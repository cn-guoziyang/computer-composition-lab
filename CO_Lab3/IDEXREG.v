==> flow/design.v <==
`timescale 1ns / 1ps
module IDEXREG(
    input clk,
    input [31:0] pc_id,
    input [31:0] extend_out,
    input [31:0] ir_id,
    input [31:0] reg1_id,
    input [31:0] reg2_id,
    input [5:0] opcode_id,
    output reg [5:0] opcode_ex,
    output reg [31:0] pc_ex,
    output reg [31:0] extend_ex,
    output reg [31:0] ir_ex,
    output reg [31:0] num1_ex,
    output reg [31:0] num2_ex,
    output reg s1_sel
    );
    reg [31:0] pc, extend, ir, reg1, reg2, opcode;
    initial begin
        pc = 0;
        extend = 0;
        ir = 0;
        reg1 = 0;
        reg2 = 0;
        opcode = 0;
    end
    always @ (posedge clk) begin
        pc <= pc_id;
        extend <= extend_out;
        ir <= ir_id;
        reg1 <= reg1_id;
        reg2 <= reg2_id;
        opcode <= opcode_id;
    end
    wire sl;
    assign sl = (opcode_id[5] == 1)? 1 : 0;
    always @ (negedge clk) begin
        pc_ex <= pc;
        extend_ex <= extend;
        ir_ex <= ir;
        num1_ex <= reg1;
        num2_ex <= reg2;
        opcode_ex <= opcode;
        s1_sel <= sl;
    end
endmodule
Tool chain data of IDEXREG
What the tools print for IDEXREG, step after step.
Lines are those of the file above, counted from 1.
Operators: Yosys type, input widths -> output width; for muxes data width and select width s.
Library cell names are shortened.
{ "setup": {"top_module": "IDEXREG", "clock": "clk", "cell_library": "sky130hd", "corner": "tt_025C_1v80"} }

Word level
Yosys after proc, flatten, opt, wreduce and memory -nomap, before mapping. Enables and synchronous resets that opt folds into registers are not counted as muxes. Memory bits, and registers merged into a memory's read port (data or address), are not among the register bits. Print and check cells are not counted. Equal cells are merged and count once.
{ "classes": {"mux": 1} }
{ "ops": {"columns": ["op", "n"], "rows": [
  ["$mux 1", 1]
]} }
{ "bits": {"elab_cells": 14, "out_inout_bits": 167, "ff_bits": 333, "inputBits": 167} }

Longest topological paths
Yosys ltp: most cells in a row. Word level: on the elaborated netlist, between registers, memories and ports. Mapped: between sequential cells and ports; inverters and the memories' decode and read muxes count.
{ "depth": {"word_depth": 1, "abc_area": 0, "depth_mapped": 1, "ltp_nobuf": 1} }

After synthesis
Source: synth_stat.txt of the flow (Yosys; design flattened, memories mapped). It holds for the ABC_AREA given above (unset counts as 0); a run with the other value may have another netlist.
The area totals of this step are shown rounded.
{ "synth_totals": {"synth_area_um2": 6700, "n_buf": 0, "sequential_area_um2": 6700, "ffs": 333, "cell_count": 334} }
{ "by_type": {"columns": ["cell_type", "n", "area_total_um2"], "rows": [
  ["dfxtp_1", 333, 6.67E+03],
  ["inv_1", 1, 3.754]
]} }

2 stored runs of IDEXREG in the flow (synthesis by Yosys, layout by OpenROAD, sky130hd cells), in arbitrary order. Constraints: input delay and output delay 20% of the set period each, output load 0.01 pF.
"power_total_mw" rests on the timing tool's default activity at the inputs, not on a simulated workload.
The results are shown rounded.
[
  {
    "run": "stored run 1",
    "settings": { "period_ns": 0.986, "CORE_UTILIZATION": 44, "SETUP_SLACK_MARGIN": 0.09, "PLACE_DENSITY_LB_ADDON": 0.01, "HOLD_SLACK_MARGIN": 0.25, "CORE_ASPECT_RATIO": 1.06, "CELL_PAD_IN_SITES_GLOBAL_PLACEMENT": 2, "TNS_END_PERCENT": 95, "GPL_TIMING_DRIVEN": 1, "GPL_ROUTABILITY_DRIVEN": 0, "CTS_CLUSTER_SIZE": 58, "CTS_CLUSTER_DIAMETER": 231, "CAP_MARGIN": 10, "MAX_ROUTING_LAYER": "met4", "CORE_MARGIN": 2, "SLEW_MARGIN": 20 },
    "results": { "yosys.chip_area_um2": 6700, "final_hold_ws_ns": 0.60, "power_total_mw": 25, "layout_utilization_frac": 0.89, "final_setup_tns_ns": -120, "design_die_area_um2": 16000, "setup_worst_slack_ns": -0.83, "finalCellArea_um2": 13000 }
  },
  {
    "run": "stored run 2",
    "settings": { "period_ns": 1.37, "CORE_UTILIZATION": 21, "PLACE_DENSITY_LB_ADDON": 0.04, "CORE_MARGIN": 7, "CELL_PAD_IN_SITES_DETAIL_PLACEMENT": 2, "TNS_END_PERCENT": 65, "CTS_CLUSTER_SIZE": 58, "CTS_CLUSTER_DIAMETER": 388, "CAP_MARGIN": 35, "MAX_ROUTING_LAYER": "met4", "SLEW_MARGIN": 20 },
    "results": { "yosys.chip_area_um2": 6700, "final_hold_ws_ns": 0.15, "power_total_mw": 18, "layout_utilization_frac": 0.37, "final_setup_tns_ns": -100, "design_die_area_um2": 37000, "setup_worst_slack_ns": -0.65, "finalCellArea_um2": 12000 }
  }
]
